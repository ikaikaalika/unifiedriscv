==> flow/design.v <==
package unified_riscv_pkg;
    parameter int XLEN = 32;
    parameter int NUM_GPU_UNITS = 8;
    parameter int CACHE_LINE_WIDTH = 512;
    parameter int NUM_MEMORY_BANKS = 16;
    parameter int ADDR_WIDTH = 32;
    parameter int DATA_WIDTH = 32;
    parameter int ID_WIDTH = 4;
    parameter int NUM_MASTERS = NUM_GPU_UNITS + 1;   
    parameter int NUM_SLAVES = 4;                    
    parameter logic [31:0] MAIN_MEMORY_BASE = 32'h00000000;
    parameter logic [31:0] MAIN_MEMORY_SIZE = 32'h10000000;  
    parameter logic [31:0] GPU_CTRL_BASE    = 32'h10000000;
    parameter logic [31:0] GPU_CTRL_SIZE    = 32'h00010000;  
    parameter logic [31:0] SYS_CTRL_BASE    = 32'h20000000;
    parameter logic [31:0] SYS_CTRL_SIZE    = 32'h00010000;  
    parameter logic [31:0] DEBUG_BASE       = 32'h30000000;
    parameter logic [31:0] DEBUG_SIZE       = 32'h00010000;  
endpackage
module gpu_compute_unit (
    input  logic clk,
    input  logic rst_n,
    input  logic start,
    output logic busy,
    output logic done,
    input  logic [31:0] matrix_a_addr,
    input  logic [31:0] matrix_b_addr,
    input  logic [31:0] matrix_c_addr,
    output logic [31:0] mem_addr,
    output logic [31:0] mem_wdata,
    input  logic [31:0] mem_rdata,
    output logic mem_req,
    output logic mem_we,
    input  logic mem_ack
);
    typedef enum logic [3:0] {
        IDLE,
        LOAD_A,
        LOAD_B,
        COMPUTE,
        STORE_C,
        DONE_STATE
    } state_t;
    state_t current_state, next_state;
    logic [7:0] matrix_a [3:0][3:0];
    logic [7:0] matrix_b [3:0][3:0];
    logic [15:0] matrix_c [3:0][3:0];  
    logic [3:0] load_counter;
    logic [3:0] compute_counter;
    logic [3:0] store_counter;
    logic [1:0] row_idx, col_idx, k_idx;
    logic [15:0] mac_result [3:0][3:0];
    logic [15:0] accumulator [3:0][3:0];
    assign busy = (current_state != IDLE);
    assign done = (current_state == DONE_STATE);
    always_ff @(posedge clk or negedge rst_n) begin
        if (!rst_n) begin
            current_state <= IDLE;
            load_counter <= 4'h0;
            compute_counter <= 4'h0;
            store_counter <= 4'h0;
            row_idx <= 2'h0;
            col_idx <= 2'h0;
            k_idx <= 2'h0;
        end else begin
            current_state <= next_state;
            case (current_state)
                IDLE: begin
                    if (start) begin
                        load_counter <= 4'h0;
                        compute_counter <= 4'h0;
                        store_counter <= 4'h0;
                        row_idx <= 2'h0;
                        col_idx <= 2'h0;
                        k_idx <= 2'h0;
                        for (int i = 0; i < 4; i++) begin
                            for (int j = 0; j < 4; j++) begin
                                matrix_c[i][j] <= 16'h0;
                            end
                        end
                    end
                end
                LOAD_A: begin
                    if (mem_ack) begin
                        matrix_a[load_counter[3:2]][load_counter[1:0]] <= mem_rdata[7:0];
                        matrix_a[load_counter[3:2]][load_counter[1:0]+1] <= mem_rdata[15:8];
                        matrix_a[load_counter[3:2]][load_counter[1:0]+2] <= mem_rdata[23:16];
                        matrix_a[load_counter[3:2]][load_counter[1:0]+3] <= mem_rdata[31:24];
                        load_counter <= load_counter + 1;
                    end
                end
                LOAD_B: begin
                    if (mem_ack) begin
                        matrix_b[load_counter[3:2]][load_counter[1:0]] <= mem_rdata[7:0];
                        matrix_b[load_counter[3:2]][load_counter[1:0]+1] <= mem_rdata[15:8];
                        matrix_b[load_counter[3:2]][load_counter[1:0]+2] <= mem_rdata[23:16];
                        matrix_b[load_counter[3:2]][load_counter[1:0]+3] <= mem_rdata[31:24];
                        load_counter <= load_counter + 1;
                    end
                end
                COMPUTE: begin
                    if (compute_counter < 4) begin
                        for (int j = 0; j < 4; j++) begin
                            for (int k = 0; k < 4; k++) begin
                                matrix_c[compute_counter][j] <= matrix_c[compute_counter][j] + 
                                    (matrix_a[compute_counter][k] * matrix_b[k][j]);
                            end
                        end
                        compute_counter <= compute_counter + 1;
                    end
                end
                STORE_C: begin
                    if (mem_ack) begin
                        store_counter <= store_counter + 1;
                    end
                end
            endcase
        end
    end
    always_comb begin
        next_state = current_state;
        case (current_state)
            IDLE: begin
                if (start) next_state = LOAD_A;
            end
            LOAD_A: begin
                if (load_counter >= 4) next_state = LOAD_B;
            end
            LOAD_B: begin
                if (load_counter >= 8) next_state = COMPUTE;
            end
            COMPUTE: begin
                if (compute_counter >= 4) next_state = STORE_C;
            end
            STORE_C: begin
                if (store_counter >= 4) next_state = DONE_STATE;
            end
            DONE_STATE: begin
                next_state = IDLE;
            end
        endcase
    end
    always_comb begin
        mem_req = 1'b0;
        mem_we = 1'b0;
        mem_addr = 32'h0;
        mem_wdata = 32'h0;
        case (current_state)
            LOAD_A: begin
                mem_req = 1'b1;
                mem_we = 1'b0;
                mem_addr = matrix_a_addr + (load_counter << 2);  
            end
            LOAD_B: begin
                mem_req = 1'b1;
                mem_we = 1'b0;
                mem_addr = matrix_b_addr + ((load_counter - 4) << 2);
            end
            STORE_C: begin
                mem_req = 1'b1;
                mem_we = 1'b1;
                mem_addr = matrix_c_addr + (store_counter << 2);
                mem_wdata = {matrix_c[store_counter[1:0]][1], matrix_c[store_counter[1:0]][0]};
            end
        endcase
    end
endmodule
---- Tool chain data of gpu_compute_unit ----
The steps from the RTL of gpu_compute_unit to its reports follow in flow order.
Line numbers count from 1 in the design file above.
Operators: Yosys type, input widths -> output width; for muxes data width and select width s.
The mark - stands for no value.
set-up
  top module .............................. gpu_compute_unit
  clock ................................... clk
  cell library ............................ sky130hd
  library corner .......................... tt_025C_1v80

---- After elaboration ----
Yosys after proc, flatten, opt, wreduce and memory -nomap, before mapping. Print and check cells are not counted. Equal cells are merged and count once.
word-level totals
  register bits after elaboration ......... 336
  output and inout bits ................... 68
  elaborated cells ........................ 398
cells by class
  $add $sub $neg .......................... 30
  multipliers ............................. 4
  order comparisons ....................... 5
  equality and inequality tests ........... 131
  multiplexer cells ....................... 147
  reduce/logical cells .................... 53
operators by type and width
  cell                 count
  $pmux 16 s16         5
  $mux 16              77
  $mul 8x8->16         4
  $pmux 16 s2          16
  $mux 8               30
  $eq 4x4->1 const B   48
  $eq 4x3->1 const B   26
  $pmux 32 s3          1
  $eq 4x2->1 const B   20
  $reduce_and 5->1     16
  $add 16x16->16       4
  $add 32x6->32        2
  $pmux 16 s4          1
  $ne 4x4->1 const B   12
  $logic_not 4->1      11
  $eq 4x1->1 const B   10
  $mux 4               9
  $add 32x32->32       1
  $reduce_and 4->1     8
  $reduce_bool 4->1    8
  $pmux 8 s4           1
  $mux 32              1
  $pmux 4 s6           1
  $pmux 4 s2           3
  $ne 5x5->1 const B   4
  $add 4x1->4 const B  4
  $add 4x4->4          4
  $ne 2x2->1 const B   7
Not listed: further kinds 22, cells in them 36.

---- Depth ----
Yosys ltp: most cells in a row. Word level: on the elaborated netlist, between registers, memories and ports. Mapped: between sequential cells and ports; inverters and the memories' decode and read muxes count.
logic depth
  word-level depth ........................ 13
  ABC_AREA ................................ 0
  gate-level depth with buffers ........... 26

---- Mapped cells and area ----
Source: synth_stat.txt of the flow (Yosys; design flattened, memories mapped). It holds for the ABC_AREA given above (unset counts as 0); a run with the other value may have another netlist.
The area totals of this step are shown rounded.
synthesis totals
  cell count .............................. 2687
  mapped area ............................. 25000 um^2
  sequential part of the area ............. 7800 um^2
  flip-flop cells ......................... 263
  buffer cells ............................ 145
cells by type
  cell type                  count  total area (um^2)
  sky130_fd_sc_hd__edfxtp_1  248    7.45E+03
  sky130_fd_sc_hd__fa_1      153    3.06E+03
  sky130_fd_sc_hd__ha_1      169    2.11E+03
  sky130_fd_sc_hd__nand2_1   320    1.2E+03
  sky130_fd_sc_hd__inv_1     286    1073.53
  sky130_fd_sc_hd__a22oi_1   135    1.01E+03
  sky130_fd_sc_hd__a21oi_1   199    995.955
  sky130_fd_sc_hd__and2_1    124    775.744
  sky130_fd_sc_hd__o21ai_0   137    685.658
  sky130_fd_sc_hd__xnor2_1   77     674.397
  sky130_fd_sc_hd__mux2i_1   53     530.509
  sky130_fd_sc_hd__clkbuf_1  132    495.475
  sky130_fd_sc_hd__xor2_1    49     429.162
  sky130_fd_sc_hd__nor2_1    105    394.128
  sky130_fd_sc_hd__dfrtp_1   15     375.36
  sky130_fd_sc_hd__mux2_2    33     371.606
  sky130_fd_sc_hd__nand2b_1  53     331.568
  sky130_fd_sc_hd__and3_1    44     275.264
Other cell types: 54; their cells: 355.

---- Worst setup path after synthesis ----
Source: OpenSTA report_checks on the synthesized netlist (no wires, ideal clock, input and output delay 20% of the period each), path of least setup slack; recovery checks are left aside. Register names are those of the netlist, which keeps one name where synthesis merged equal registers.
timing after synthesis
  kind .................................... register -> register
  from .................................... reg compute_counter[0]
  to ...................................... reg matrix_c
  period .................................. 6620 ps
  arrival time ............................ 5771 ps
  required time ........................... 6350 ps
  slack ................................... 579 ps
  path delay .............................. 6041 ps
  stages on the path ...................... 23
  synthesis period reached ................ 6041 ps
"path delay" is the arrival time less input delay plus setup time.
"stages on the path" counts driving pins, that of a launching flip-flop among them; a cell with two outputs on the path counts twice.
"synthesis period reached" is the clock period less the worst setup slack; recovery checks do not enter. This is arithmetic on one report: input and output delays are still those of the set period (20% each).
Where an end lacks its bit number, it is one bit of the signal, or one of the new flip-flops if synthesis recoded a state register.
Between the ends stands the longest chain of elaborated cells between them, by number of cells; it is not shown to be the way that was timed. Of several equally long chains one is given.
A line is the first line of the expression or statement that the cell stems from. Yosys adds cells for indexed reads and writes and turns some case tables into memories.
At most two assigning lines are given for a register; there are more.
The path ends at the data pin of a flip-flop with enable; ways to the enable are not counted.
on the way, after synthesis
  cells stage by stage .................... sky130_fd_sc_hd__dfrtp_1 > sky130_fd_sc_hd__ha_1 > sky130_fd_sc_hd__clkbuf_1 > sky130_fd_sc_hd__nor4_1 > sky130_fd_sc_hd__clkbuf_1 > sky130_fd_sc_hd__clkbuf_1 > sky130_fd_sc_hd__nand2_1 > sky130_fd_sc_hd__and3_1 > sky130_fd_sc_hd__fa_1 > sky130_fd_sc_hd__inv_1 > sky130_fd_sc_hd__fa_1 > sky130_fd_sc_hd__inv_1 > sky130_fd_sc_hd__fa_1 > sky130_fd_sc_hd__fa_1 > sky130_fd_sc_hd__inv_1 > sky130_fd_sc_hd__ha_1 > sky130_fd_sc_hd__o21ai_1 > sky130_fd_sc_hd__a21boi_1 > sky130_fd_sc_hd__o41a_1 > sky130_fd_sc_hd__a41o_1 > sky130_fd_sc_hd__o41a_1 > sky130_fd_sc_hd__xnor2_1 > sky130_fd_sc_hd__a21oi_1
  length of the longest elaborated chain .. 12
  elaborated cells between the ends (all ways) .. 80
  classes of those cells .................. add/sub: 7; mul: 3; compare: 1; eq/ne: 48; mux: 17; reduce/logical: 4
ends and longest elaborated chain, after synthesis
  item                RTL line  source
  start: declaration  49        logic [3:0] compute_counter;
  start: assignment   60        compute_counter <= 4'h0;
  start: assignment   109       compute_counter <= compute_counter + 1;
  $sub 2x2->2         106       (matrix_a[compute_counter][k] * matrix_b[k][j]);
  $eq 2x2->1          106
  $pmux 8 s4          106
  $mux 8              102       if (compute_counter < 4) begin
  $mux 8              67        case (current_state)
  $mul 8x8->16        106
  $add 16x16->16      105       matrix_c[compute_counter][j] <= matrix_c[compute_counter][j] +
  $mux 16 x3          105
  $mux 16             102
  $pmux 16 s2         67
  end: assignment     78        matrix_c[i][j] <= 16'h0;
  end: assignment     105
  end: declaration    47        logic [15:0] matrix_c [3:0][3:0];

---- Path in the finished layout ----
Path of least setup slack in the final report of run 1 (OpenROAD, finished layout, wires in). Where an end is a register, its clock arrival counts in the times.
The report prints the path's times to 10 ps; the period is as set.
timing post-layout
  kind .................................... register -> register
  from .................................... reg compute_counter[0]
  to ...................................... reg matrix_c
  period .................................. 4140 ps
  arrival time ............................ 6310 ps
  required time ........................... 4430 ps
  slack ................................... -1880 ps
  stages on the path ...................... 26
Where an end lacks its bit number, it is one bit of the signal, or one of the new flip-flops if synthesis recoded a state register.
Between the ends stands the longest chain of elaborated cells between them, by number of cells; it is not shown to be the way that was timed. Of several equally long chains one is given.
At most two assigning lines are given for a register; there are more.
The path ends at the data pin of a flip-flop with enable; ways to the enable are not counted.
on the way, post-layout
  cells stage by stage .................... sky130_fd_sc_hd__dfrtp_2 > sky130_fd_sc_hd__inv_4 > sky130_fd_sc_hd__ha_4 > sky130_fd_sc_hd__buf_12 > sky130_fd_sc_hd__buf_6 > sky130_fd_sc_hd__a222oi_1 > sky130_fd_sc_hd__buf_4 > sky130_fd_sc_hd__nand2_4 > sky130_fd_sc_hd__o21ai_4 > sky130_fd_sc_hd__fa_1 > sky130_fd_sc_hd__inv_2 > sky130_fd_sc_hd__fa_1 > sky130_fd_sc_hd__ha_1 > sky130_fd_sc_hd__inv_1 > sky130_fd_sc_hd__fa_1 > sky130_fd_sc_hd__inv_1 > sky130_fd_sc_hd__ha_1 > sky130_fd_sc_hd__a21o_1 > sky130_fd_sc_hd__a21oi_2 > sky130_fd_sc_hd__o21ai_2 > sky130_fd_sc_hd__a2111o_1 > sky130_fd_sc_hd__a31o_4 > sky130_fd_sc_hd__a21oi_4 > sky130_fd_sc_hd__xor2_2 > sky130_fd_sc_hd__buf_6 > sky130_fd_sc_hd__o22ai_2
  length of the longest elaborated chain .. 13
  elaborated cells between the ends (all ways) .. 86
  classes of those cells .................. add/sub: 8; mul: 4; compare: 1; eq/ne: 48; mux: 21; reduce/logical: 4
ends and longest elaborated chain, post-layout
  item                RTL line  source
  start: declaration  49        logic [3:0] compute_counter;
  start: assignment   60        compute_counter <= 4'h0;
  start: assignment   109       compute_counter <= compute_counter + 1;
  $sub 2x2->2         106       (matrix_a[compute_counter][k] * matrix_b[k][j]);
  $eq 2x2->1          106
  $pmux 8 s4          106
  $mux 8              102       if (compute_counter < 4) begin
  $mux 8              67        case (current_state)
  $mul 8x8->16        106
  $add 16x16->16      105       matrix_c[compute_counter][j] <= matrix_c[compute_counter][j] +
  $mux 16 x4          105
  $mux 16             102
  $pmux 16 s2         67
  end: assignment     78        matrix_c[i][j] <= 16'h0;
  end: assignment     105
  end: declaration    47        logic [15:0] matrix_c [3:0][3:0];

--- measured runs ---
Measured results for gpu_compute_unit: 2 stored runs of the Yosys and OpenROAD flow on sky130hd. The settings differ; the order carries no meaning. The constraints put input and output delay at 20% of the set period each and load the outputs with 0.01 pF.
"achieved clock period": clock period set for the run, less the worst setup slack. It is reckoned from that one timing run; input and output delays stay at 20% of the period that was set.
"critical path time" means the part of the period allowed to the worst setup path (the constraints hold back 20% at inputs and 20% at outputs) less its slack; where the path has registers, the arrival times of their clocks count too.
"critical path time" is known to 10 ps.
Measured values are rounded.

---- run 1 ----
settings
  period_ns = 4.14
  CORE_UTILIZATION = 48
  PLACE_DENSITY = 0.57
  CORE_ASPECT_RATIO = 1.71
  CORE_MARGIN = 6
  CTS_CLUSTER_DIAMETER = 117
  MIN_ROUTING_LAYER = met1
  CAP_MARGIN = 20
  SLEW_MARGIN = 20
results
  cell area after synthesis ............... 25000 um^2
  die footprint ........................... 57000 um^2
  post-route utilization .................. 69%
  worst setup slack after layout .......... -1900 ps
  post-route worst hold slack ............. 500 ps
  achieved clock period ................... 6024 ps
  critical path time ...................... 6020 ps
  critical path type ...................... register -> register

---- run 2 ----
settings
  period_ns = 8.06
  CORE_UTILIZATION = 29
  PLACE_DENSITY = 0.8
  CELL_PAD_IN_SITES_GLOBAL_PLACEMENT = 1
  CELL_PAD_IN_SITES_DETAIL_PLACEMENT = 2
  MIN_ROUTING_LAYER = met2
  MAX_ROUTING_LAYER = met5
  CAP_MARGIN = 20
  CORE_MARGIN = 2
  SLEW_MARGIN = 20
results
  cell area after synthesis ............... 25000 um^2
  die footprint ........................... 88000 um^2
  post-route utilization .................. 34%
  worst setup slack after layout .......... 42 ps
  post-route worst hold slack ............. 540 ps
  achieved clock period ................... 8018 ps
  critical path time ...................... 8020 ps
  critical path type ...................... register -> register
--- end ---
