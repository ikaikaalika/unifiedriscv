==> flow/design.v <==
package unified_riscv_pkg;
    parameter int XLEN = 32;
    parameter int NUM_GPU_UNITS = 8;
    parameter int CACHE_LINE_WIDTH = 512;
    parameter int NUM_MEMORY_BANKS = 16;
    parameter int ADDR_WIDTH = 32;
    parameter int DATA_WIDTH = 32;
    parameter int ID_WIDTH = 4;
    parameter int NUM_MASTERS = NUM_GPU_UNITS + 1;   
    parameter int NUM_SLAVES = 4;                    
    parameter logic [31:0] MAIN_MEMORY_BASE = 32'h00000000;
    parameter logic [31:0] MAIN_MEMORY_SIZE = 32'h10000000;  
    parameter logic [31:0] GPU_CTRL_BASE    = 32'h10000000;
    parameter logic [31:0] GPU_CTRL_SIZE    = 32'h00010000;  
    parameter logic [31:0] SYS_CTRL_BASE    = 32'h20000000;
    parameter logic [31:0] SYS_CTRL_SIZE    = 32'h00010000;  
    parameter logic [31:0] DEBUG_BASE       = 32'h30000000;
    parameter logic [31:0] DEBUG_SIZE       = 32'h00010000;  
endpackage
module priority_arbiter #(
    parameter NUM_REQUESTERS = 9,
    parameter GPU_PRIORITY = 1
) (
    input  logic clk,
    input  logic rst_n,
    input  logic [NUM_REQUESTERS-1:0] requests,
    output logic [NUM_REQUESTERS-1:0] grants,
    output logic [$clog2(NUM_REQUESTERS)-1:0] granted_id,
    output logic any_grant
);
    localparam CPU_ID = 0;
    localparam NUM_GPU_UNITS = NUM_REQUESTERS - 1;
    logic [$clog2(NUM_REQUESTERS)-1:0] rr_pointer;
    logic [$clog2(NUM_REQUESTERS)-1:0] next_rr_pointer;
    logic [NUM_REQUESTERS-1:0] masked_requests;
    logic [NUM_REQUESTERS-1:0] unmasked_requests;
    logic use_unmasked;
    logic gpu_has_request;
    logic cpu_has_request;
    assign cpu_has_request = requests[CPU_ID];
    assign gpu_has_request = |requests[NUM_REQUESTERS-1:1];  
    logic [NUM_REQUESTERS-1:0] rr_mask;
    always_comb begin
        rr_mask = '0;
        for (int i = 0; i < NUM_REQUESTERS; i++) begin
            if (i >= rr_pointer) begin
                rr_mask[i] = 1'b1;
            end
        end
    end
    assign masked_requests = requests & rr_mask;
    assign unmasked_requests = requests;
    assign use_unmasked = (masked_requests == '0) && (requests != '0);
    always_comb begin
        grants = '0;
        granted_id = '0;
        any_grant = 1'b0;
        if (GPU_PRIORITY && gpu_has_request) begin
            logic [NUM_REQUESTERS-1:0] gpu_requests;
            logic [NUM_REQUESTERS-1:0] gpu_masked;
            logic [NUM_REQUESTERS-1:0] gpu_final;
            gpu_requests = requests & ~(1 << CPU_ID);
            gpu_masked = gpu_requests & rr_mask;
            gpu_final = (gpu_masked != '0) ? gpu_masked : gpu_requests;
            for (int i = 1; i < NUM_REQUESTERS; i++) begin  
                if (gpu_final[i] && !any_grant) begin
                    grants[i] = 1'b1;
                    granted_id = i;
                    any_grant = 1'b1;
                end
            end
        end else if (cpu_has_request && !gpu_has_request) begin
            grants[CPU_ID] = 1'b1;
            granted_id = CPU_ID;
            any_grant = 1'b1;
        end else begin
            logic [NUM_REQUESTERS-1:0] final_requests;
            final_requests = use_unmasked ? unmasked_requests : masked_requests;
            for (int i = 0; i < NUM_REQUESTERS; i++) begin
                if (final_requests[i] && !any_grant) begin
                    grants[i] = 1'b1;
                    granted_id = i;
                    any_grant = 1'b1;
                end
            end
        end
    end
    always_comb begin
        if (any_grant) begin
            next_rr_pointer = (granted_id + 1) % NUM_REQUESTERS;
        end else begin
            next_rr_pointer = rr_pointer;
        end
    end
    always_ff @(posedge clk or negedge rst_n) begin
        if (!rst_n) begin
            rr_pointer <= '0;
        end else begin
            rr_pointer <= next_rr_pointer;
        end
    end
endmodule
# From RTL to reports: priority_arbiter
# Tool output for the design above, in the order of the flow.
# Line numbers count from 1 in the design file above.
# Cell names lack the library's common part.
# The mark n/a stands for no value.
[design] design="priority_arbiter" clk_port="clk" library="sky130hd" corner="tt_025C_1v80"

# After elaboration
# Yosys after proc, flatten, opt, wreduce and memory -nomap, before mapping. Memory bits, and registers merged into a memory's read port (data or address), are not among the register bits. Print and check cells are not counted.
[classes] addsub=1 div=1 compare=9 muxes=104 n_logic=2 reduce_and_logical=38
[ops] cell="32-bit by 4-bit remainder unit with 32-bit output with constant B" n=1
[ops] cell="1-bit two-way mux" n=86
[ops] cell="4-bit two-way mux" n=16
[ops] cell="32-bit by 1-bit logical AND with 1-bit output with constant A" n=1
[ops] cell="9-bit bitwise AND" n=2
[ops] cell="9-bit nonzero test" n=2
[ops] cell="9-bit two-way mux" n=2
[ops] cell="1-bit logical AND" n=17
[ops] cell="1-bit zero test" n=16
[ops] cell="3-bit by 4-bit >= comparator with 1-bit output with constant A" n=4
[ops] cell="9-bit zero test" n=1
[ops] cell="1-bit by 4-bit >= comparator with 1-bit output with constant A" n=2
[ops] cell="2-bit by 4-bit >= comparator with 1-bit output with constant A" n=2
[ops] cell="8-bit OR reduction" n=1
[ops] cell="4-bit by 1-bit adder with 5-bit output with constant B" n=1
[ops] cell="4-bit >= comparator with constant A" n=1
[bits] reg_bits=4 inputBits=11 output_inout_bits=14 wordCells=156

# Depth
# Longest topological path by Yosys (ltp), each cell counted once; first at word level (registers and memories cut), then after technology mapping (sequential cells cut; the memories' decode and read muxes count).
[logic_depth] ltp_word=51 ABC_AREA=0 ltp_mapped=18 depth_no_buf=16

# Mapped cells and area
# The flow's flattened synthesis, as Yosys stat reports it; memories are mapped. The netlist is that of the ABC_AREA named above (0 if unset); the other value can give another one.
# The area totals of this step are shown rounded.
[synth_totals] stdcells=102 synth_area_um2=785 flip_flops=4 buf_cells=6
[by_type] cell_type="dfrtp_1" n=4
[by_type] cell_type="ha_1" n=4
[by_type] cell_type="o311a_4" n=2
[by_type] cell_type="nor2_1" n=11
[by_type] cell_type="a21oi_1" n=7
[by_type] cell_type="buf_6" n=3
[by_type] cell_type="nand3_1" n=6
[by_type] cell_type="a32oi_4" n=1
[by_type] cell_type="nand2_1" n=7
[by_type] cell_type="a32o_1" n=2
[by_type] cell_type="inv_1" n=5
[by_type] cell_type="nand2b_1" n=3
[by_type] cell_type="nor2b_1" n=3
[by_type] cell_type="a21o_1" n=2
[by_type] cell_type="o211ai_1" n=2
[by_type] cell_type="o21ai_0" n=3
[by_type] cell_type="o21ai_1" n=3
[by_type] cell_type="a31oi_1" n=2
# Other cell types: 29; their cells: 32.

# Timing after synthesis
# OpenSTA on the mapped netlist: ideal clock, no wires. The path of least setup slack (recovery checks aside). Input and output delay are each 20% of the period. Register names are those of the netlist, which keeps one name where synthesis merged equal registers.
[synth_timing] path_type="input port to flip-flop" startpoint="in requests[1]" endpoint="reg rr_pointer[1]" tclk_ns=4.95 setup_ns=0.121 t_first_pin_ns=0.990 arrival_time_ns=4.104 setup_slack_ns=0.725 delay_ns=3.235 driving_pins=16 n_path_buf=2 period_less_setup_slack_ns=4.225
# "delay_ns" = arrival - input delay + setup time.
# "driving_pins" counts driving pins, that of a launching flip-flop among them; a cell with two outputs on the path counts twice.
# "period_less_setup_slack_ns" is the clock period less the worst setup slack; recovery checks do not enter. This is arithmetic on one report: input and output delays are still those of the set period (20% each).
# The rows between start and end are the longest chain of elaborated cells between them; the timing report does not say that the signal goes this way. Where chains are equally long, one stands for them.
# A line is the first line of the expression or statement that the cell stems from. Yosys adds cells for indexed reads and writes and turns some case tables into memories.
[synth_between] cell_sequence="nor2b_2 > o21ai_1 > a32oi_4 > o311a_4 > and3b_4 > or4_4 > buf_6 > ha_1 > clkbuf_1 > ha_1 > nor2b_1 > o2111ai_1 > mux2i_1 > nor2_1 > a21oi_1 > a22o_1" elab_chain_cells=49
[synth_lines] element="start, declared" line=26 source="input  logic [NUM_REQUESTERS-1:0] requests,"
[synth_lines] element="9-bit bitwise AND" line=51 source="assign masked_requests = requests & rr_mask;"
[synth_lines] element="9-bit zero test" line=53 source="assign use_unmasked = (masked_requests == '0) && (requests != '0);"
[synth_lines] element="1-bit logical AND" line=53
[synth_lines] element="9-bit two-way mux" line=78 source="final_requests = use_unmasked ? unmasked_requests : masked_requests;"
[synth_lines] element="1-bit two-way mux" line=80 source="if (final_requests[i] && !any_grant) begin"
[synth_lines] element="1-bit two-way mux" line=72 source="end else if (cpu_has_request && !gpu_has_request) begin"
[synth_lines] element="1-bit two-way mux" line=58 source="if (GPU_PRIORITY && gpu_has_request) begin"
[synth_lines] element="(+35 left out)"
[synth_lines] element="1-bit zero test" line=80
[synth_lines] element="1-bit logical AND" line=80
[synth_lines] element="4-bit two-way mux" line=80
[synth_lines] element="4-bit two-way mux" line=72
[synth_lines] element="4-bit two-way mux" line=58
[synth_lines] element="4-bit by 1-bit adder with 5-bit output" line=90 source="next_rr_pointer = (granted_id + 1) % NUM_REQUESTERS;"
[synth_lines] element="32-bit by 4-bit remainder unit with 32-bit output" line=90
[synth_lines] element="end, assigned" line=97 source="rr_pointer <= '0;"
[synth_lines] element="end, assigned" line=99 source="rr_pointer <= next_rr_pointer;"
[synth_lines] element="end, declared" line=33 source="logic [$clog2(NUM_REQUESTERS)-1:0] rr_pointer;"
# Nets of the timed path that keep an RTL name, with a line that drives or declares them; the list need not be complete.
[synth_nets] net="grants[7]" line=58
[synth_nets] net="granted_id[0]" line=58

# Path in the finished layout
# From the final timing report of flow run 1: the path of least setup slack in the routed layout; clock arrival at registers is part of the times.
[layout_timing] path_type="input port to flip-flop" startpoint="in requests[1]" endpoint="reg rr_pointer[0]" tclk_ns=4.09 setup_ns=0.07 t_first_pin_ns=0.82 arrival_time_ns=3.90 setup_slack_ns=0.35 driving_pins=16 n_path_buf=2
# The rows between start and end are the longest chain of elaborated cells between them; the timing report does not say that the signal goes this way. Where chains are equally long, one stands for them.
[layout_between] cell_sequence="buf_6 > nor2b_4 > o21ai_2 > a32oi_4 > buf_6 > o311a_4 > and3b_4 > or4_4 > ha_4 > ha_4 > nor2b_4 > o2111ai_2 > mux2i_1 > nor2_2 > xnor2_1 > o21a_1" elab_chain_cells=49
[layout_lines] element="start, declared" line=26 source="input  logic [NUM_REQUESTERS-1:0] requests,"
[layout_lines] element="9-bit bitwise AND" line=51 source="assign masked_requests = requests & rr_mask;"
[layout_lines] element="9-bit zero test" line=53 source="assign use_unmasked = (masked_requests == '0) && (requests != '0);"
[layout_lines] element="1-bit logical AND" line=53
[layout_lines] element="9-bit two-way mux" line=78 source="final_requests = use_unmasked ? unmasked_requests : masked_requests;"
[layout_lines] element="1-bit two-way mux" line=80 source="if (final_requests[i] && !any_grant) begin"
[layout_lines] element="1-bit two-way mux" line=72 source="end else if (cpu_has_request && !gpu_has_request) begin"
[layout_lines] element="1-bit two-way mux" line=58 source="if (GPU_PRIORITY && gpu_has_request) begin"
[layout_lines] element="(+35 left out)"
[layout_lines] element="1-bit zero test" line=80
[layout_lines] element="1-bit logical AND" line=80
[layout_lines] element="4-bit two-way mux" line=80
[layout_lines] element="4-bit two-way mux" line=72
[layout_lines] element="4-bit two-way mux" line=58
[layout_lines] element="4-bit by 1-bit adder with 5-bit output" line=90 source="next_rr_pointer = (granted_id + 1) % NUM_REQUESTERS;"
[layout_lines] element="32-bit by 4-bit remainder unit with 32-bit output" line=90
[layout_lines] element="end, assigned" line=97 source="rr_pointer <= '0;"
[layout_lines] element="end, assigned" line=99 source="rr_pointer <= next_rr_pointer;"
[layout_lines] element="end, declared" line=33 source="logic [$clog2(NUM_REQUESTERS)-1:0] rr_pointer;"

# Flow runs of priority_arbiter

Below are 2 stored runs of the flow (Yosys, OpenROAD; platform sky130hd) on priority_arbiter, each with its settings and what was measured, unordered. Constraints: input delay and output delay 20% of the set period each, output load 0.01 pF.
"achieved clock period" means the clock period less the worst setup slack. The figure is calculated, with input and output delays left at 20% of the set period.
The measured numbers are rounded.
[flow run 1] settings: period_ns=4.09, SETUP_SLACK_MARGIN=0.34, CAP_MARGIN=20, CORE_MARGIN=2, CORE_UTILIZATION=40, SLEW_MARGIN=20
[flow run 1] result: chip area after synthesis (Yosys) 785 um^2, die area 2330 um^2, standard-cell area of the final layout 1450 um^2, worst setup slack after layout 0.350 ns, total negative slack 0.000 ns, achieved clock period 3.740 ns
[flow run 2] settings: period_ns=4.47, CORE_UTILIZATION=63, SETUP_SLACK_MARGIN=-0.37, PLACE_DENSITY=0.64, CORE_ASPECT_RATIO=0.9, CORE_MARGIN=9, CELL_PAD_IN_SITES_DETAIL_PLACEMENT=2, ABC_AREA=0, SLEW_MARGIN=40, MAX_ROUTING_LAYER=met5, CAP_MARGIN=20
[flow run 2] result: did not finish, placement stopped with GPL-0301
