==> flow/design.v <==
package unified_riscv_pkg;
    parameter int XLEN = 32;
    parameter int NUM_GPU_UNITS = 8;
    parameter int CACHE_LINE_WIDTH = 512;
    parameter int NUM_MEMORY_BANKS = 16;
    parameter int ADDR_WIDTH = 32;
    parameter int DATA_WIDTH = 32;
    parameter int ID_WIDTH = 4;
    parameter int NUM_MASTERS = NUM_GPU_UNITS + 1;   
    parameter int NUM_SLAVES = 4;                    
    parameter logic [31:0] MAIN_MEMORY_BASE = 32'h00000000;
    parameter logic [31:0] MAIN_MEMORY_SIZE = 32'h10000000;  
    parameter logic [31:0] GPU_CTRL_BASE    = 32'h10000000;
    parameter logic [31:0] GPU_CTRL_SIZE    = 32'h00010000;  
    parameter logic [31:0] SYS_CTRL_BASE    = 32'h20000000;
    parameter logic [31:0] SYS_CTRL_SIZE    = 32'h00010000;  
    parameter logic [31:0] DEBUG_BASE       = 32'h30000000;
    parameter logic [31:0] DEBUG_SIZE       = 32'h00010000;  
endpackage
module axi_bridge #(
    parameter ADDR_WIDTH = 32,
    parameter DATA_WIDTH = 32
) (
    input  logic clk,
    input  logic rst_n,
    input  logic internal_req,
    input  logic internal_we,
    input  logic [ADDR_WIDTH-1:0] internal_addr,
    input  logic [DATA_WIDTH-1:0] internal_wdata,
    output logic internal_ack,
    output logic [DATA_WIDTH-1:0] internal_rdata,
    output logic [ADDR_WIDTH-1:0] axi_awaddr,
    output logic [2:0] axi_awprot,
    output logic axi_awvalid,
    input  logic axi_awready,
    output logic [DATA_WIDTH-1:0] axi_wdata,
    output logic [(DATA_WIDTH/8)-1:0] axi_wstrb,
    output logic axi_wvalid,
    input  logic axi_wready,
    input  logic [1:0] axi_bresp,
    input  logic axi_bvalid,
    output logic axi_bready,
    output logic [ADDR_WIDTH-1:0] axi_araddr,
    output logic [2:0] axi_arprot,
    output logic axi_arvalid,
    input  logic axi_arready,
    input  logic [DATA_WIDTH-1:0] axi_rdata,
    input  logic [1:0] axi_rresp,
    input  logic axi_rvalid,
    output logic axi_rready
);
    typedef enum logic [2:0] {
        IDLE,
        WRITE_ADDR,
        WRITE_DATA,
        WRITE_RESP,
        READ_ADDR,
        READ_DATA
    } state_t;
    state_t current_state, next_state;
    logic [ADDR_WIDTH-1:0] addr_reg;
    logic [DATA_WIDTH-1:0] wdata_reg;
    logic we_reg;
    assign axi_awaddr = addr_reg;
    assign axi_awprot = 3'b000;  
    assign axi_wdata = wdata_reg;
    assign axi_wstrb = {(DATA_WIDTH/8){1'b1}};  
    assign axi_araddr = addr_reg;
    assign axi_arprot = 3'b000;  
    always_ff @(posedge clk or negedge rst_n) begin
        if (!rst_n) begin
            current_state <= IDLE;
            addr_reg <= '0;
            wdata_reg <= '0;
            we_reg <= 1'b0;
        end else begin
            current_state <= next_state;
            if (current_state == IDLE && internal_req) begin
                addr_reg <= internal_addr;
                wdata_reg <= internal_wdata;
                we_reg <= internal_we;
            end
        end
    end
    always_comb begin
        next_state = current_state;
        case (current_state)
            IDLE: begin
                if (internal_req) begin
                    if (internal_we) begin
                        next_state = WRITE_ADDR;
                    end else begin
                        next_state = READ_ADDR;
                    end
                end
            end
            WRITE_ADDR: begin
                if (axi_awready) begin
                    next_state = WRITE_DATA;
                end
            end
            WRITE_DATA: begin
                if (axi_wready) begin
                    next_state = WRITE_RESP;
                end
            end
            WRITE_RESP: begin
                if (axi_bvalid) begin
                    next_state = IDLE;
                end
            end
            READ_ADDR: begin
                if (axi_arready) begin
                    next_state = READ_DATA;
                end
            end
            READ_DATA: begin
                if (axi_rvalid) begin
                    next_state = IDLE;
                end
            end
        endcase
    end
    always_comb begin
        axi_awvalid = 1'b0;
        axi_wvalid = 1'b0;
        axi_bready = 1'b0;
        axi_arvalid = 1'b0;
        axi_rready = 1'b0;
        internal_ack = 1'b0;
        internal_rdata = '0;
        case (current_state)
            WRITE_ADDR: begin
                axi_awvalid = 1'b1;
            end
            WRITE_DATA: begin
                axi_wvalid = 1'b1;
            end
            WRITE_RESP: begin
                axi_bready = 1'b1;
                if (axi_bvalid) begin
                    internal_ack = 1'b1;
                end
            end
            READ_ADDR: begin
                axi_arvalid = 1'b1;
            end
            READ_DATA: begin
                axi_rready = 1'b1;
                if (axi_rvalid) begin
                    internal_ack = 1'b1;
                    internal_rdata = axi_rdata;
                end
            end
        endcase
    end
endmodule
* Step by step through the tools: axi_bridge *
Tool output for the design above, in the order of the flow.
Lines are those of the file above, counted from 1.
Library cell names are shortened.
The mark n/a stands for no value.

inputs
  top = axi_bridge
  clock input = clk
  cell library = sky130hd
  library corner = tt_025C_1v80

* After elaboration *
Counts by Yosys on the flattened word-level netlist (proc, flatten, opt, wreduce; memories kept). Register bits leave out memories and registers merged into their read ports (data or address). Print and check cells are left out. Cells with the same type and inputs are merged into one.

storage and ports
  input bits = 109
  bits in registers = 67
  output and inout bits = 144
  cells after elaboration = 36

cells by class
  multiplexer cells = 18
  equality and inequality tests = 11
  reductions and logical operators = 4

operators by type and width
  operator                                                                count
  32-bit two-way mux                                                      2
  3-bit two-way mux                                                       7
  3-bit case mux with 6-bit select                                        1
  2-bit inequality test (second input constant)                           6
  7-bit AND reduction                                                     1
  1-bit two-way mux                                                       7
  3-bit by 2-bit equality test with 1-bit output (second input constant)  2
  3-bit equality test (second input constant)                             2
  6-bit nonzero test                                                      1
  3-bit by 1-bit equality test with 1-bit output (second input constant)  1
  3-bit zero test                                                         1
  1-bit case mux with 2-bit select                                        1
  1-bit logical AND                                                       1

* Logic depth *
Yosys ltp: most cells in a row. Word level: on the elaborated netlist, between registers, memories and ports. Mapped: between sequential cells and ports; inverters and the memories' decode and read muxes count.

depth
  depth in word-level cells = 3
  ABC_AREA = 0
  mapped depth = 4
  gate-level depth less buffers = 2

* Mapped cells and area *
Yosys stat after the flow's synthesis: flattened, memories mapped to cells. It holds for the ABC_AREA given above (unset counts as 0); a run with the other value may have another netlist.
The area totals of this step are shown rounded.

cell types
  cell type  count  area in all (µm²)
  dfrtp_1    69     1.73E+03
  mux2_4     49     735.706
  buf_4      42     315.302
  and3_1     32     200.192
  mux2_2     15     168.912
  buf_6      6      67.565
  dfstp_2    1      26.275
  clkbuf_1   6      22.522
  inv_1      6      22.522
  o21ai_0    4      20.019
  nand2_1    4      15.014
  a22o_1     1      8.758
  a21o_1     1      7.507
  conb_1     2      7.507
  o22ai_1    1      6.256
  buf_2      1      5.005
  nand3_1    1      5.005

mapped netlist
  mapped flip-flops = 70
  cells in the netlist = 241
  sequential area = 1800 µm²
  buffers = 55
  cell area after synthesis = 3400 µm²

* Timing after synthesis *
Path of least setup slack by OpenSTA after synthesis, without wires, with an ideal clock, recovery checks aside; 20% of the period is set as input and as output delay. Where synthesis merged equal registers, the netlist keeps one of their names.

timing after synthesis
  path type = register to register
  start point = reg current_state
  end point = reg addr_reg[18]
  stages = 5
  required time = 1.655 ns
  launch time at the first pin = 0.000 ns
  path delay = 1.279 ns
  library setup time = 0.125 ns
  data arrival time = 1.154 ns
  setup slack = 0.501 ns
  buffers on the path = 2
  period = 1.78 ns
  synthesis period reached = 1.279 ns

"path delay" = arrival - input delay + setup time.
"stages": output pins that drive a net of the path, with the launching flip-flop's if there is one; two outputs of one cell count as two.
"synthesis period reached" = period - worst setup slack (recovery checks aside). The figure is calculated, with input and output delays left at 20% of the set period.
An end named without its bit number is one bit of that signal or, where synthesis recoded a state register, one of its new flip-flops.

on the way, after synthesis
  path through = dfstp_2 -> nand2_1 -> buf_6 -> buf_6 -> mux2_4

RTL lines, path after synthesis
  element          line  text
  start, declared  60    state_t current_state, next_state;
  start, assigned  72    current_state <= IDLE;
  start, assigned  77    current_state <= next_state;
  end, assigned    73    addr_reg <= '0;
  end, assigned    79    addr_reg <= internal_addr;
  end, declared    61    logic [ADDR_WIDTH-1:0] addr_reg;

Chain of elaborated cells between the ends: none given.

* Worst path after layout *
From the final timing report of job 1: the path of least setup slack in the routed layout; clock arrival at registers is part of the times.

timing after layout
  path type = register to output
  start point = reg current_state
  end point = out internal_ack
  output delay = 0.44 ns
  data arrival time = 1.64 ns
  required time = 1.77 ns
  stages = 4
  period = 2.21 ns
  launch time at the first pin = 0.33 ns
  setup slack = 0.12 ns
  buffers on the path = 2

An end named without its bit number is one bit of that signal or, where synthesis recoded a state register, one of its new flip-flops.
Between the ends stands the longest chain of elaborated cells between them, by number of cells; it is not shown to be the way that was timed. Of several equally long chains one is given.
A line is the first line of the expression or statement that the cell stems from. Yosys adds cells for indexed reads and writes and turns some case tables into memories.

on the way, after layout
  path through = dfrtp_1 -> buf_6 -> a22o_1 -> clkdlybuf4s50_1
  cells in the longest elaborated chain = 2
  elaborated cells between the ends (all ways) = 3
  classes of those cells = 2 x eq/ne; 1 x mux

RTL lines, path after layout
  element                           line  text
  start, declared                   60    state_t current_state, next_state;
  start, assigned                   72    current_state <= IDLE;
  start, assigned                   77    current_state <= next_state;
  3-bit equality test               132   case (current_state)
  1-bit case mux with 2-bit select  132
  end, declared                     30    output logic internal_ack,

Subject: flow runs of axi_bridge

Hi,

Design axi_bridge on sky130hd. What follows are 2 stored runs of the flow, each under its own settings; their order means nothing. The constraints put input and output delay at 20% of the set period each and load the outputs with 0.01 pF.
By "total power after layout" is meant OpenSTA's value without simulated activity: inputs other than the clock are taken to toggle once in ten clock periods, and the tool carries that through the logic.
The measured numbers are rounded.
Settings: n/a = not set for that run.
A result given as n/a is not shown for that run.

item                                   job 1  job 2
period_ns                              2.21   1.31
CAP_MARGIN                             20     20
CORE_MARGIN                            2      2
CORE_UTILIZATION                       40     54
SLEW_MARGIN                            20     30
SETUP_SLACK_MARGIN                     n/a    0.08
PLACE_DENSITY_LB_ADDON                 n/a    0.22
GPL_TIMING_DRIVEN                      n/a    1
GPL_ROUTABILITY_DRIVEN                 n/a    0
CTS_CLUSTER_SIZE                       n/a    34
MAX_ROUTING_LAYER                      n/a    met4
total power after layout (W)           0.007  n/a
utilization in the final report (%)    71     n/a
setup slack of the worst path (ns)     0.12   n/a
summed negative setup slack (ns)       0.000  n/a
overall die area (µm²)                 9200   n/a
Yosys chip area after synthesis (µm²)  3400   n/a

Job 2: did not finish, clock tree synthesis stopped with DPL-0038

Regards
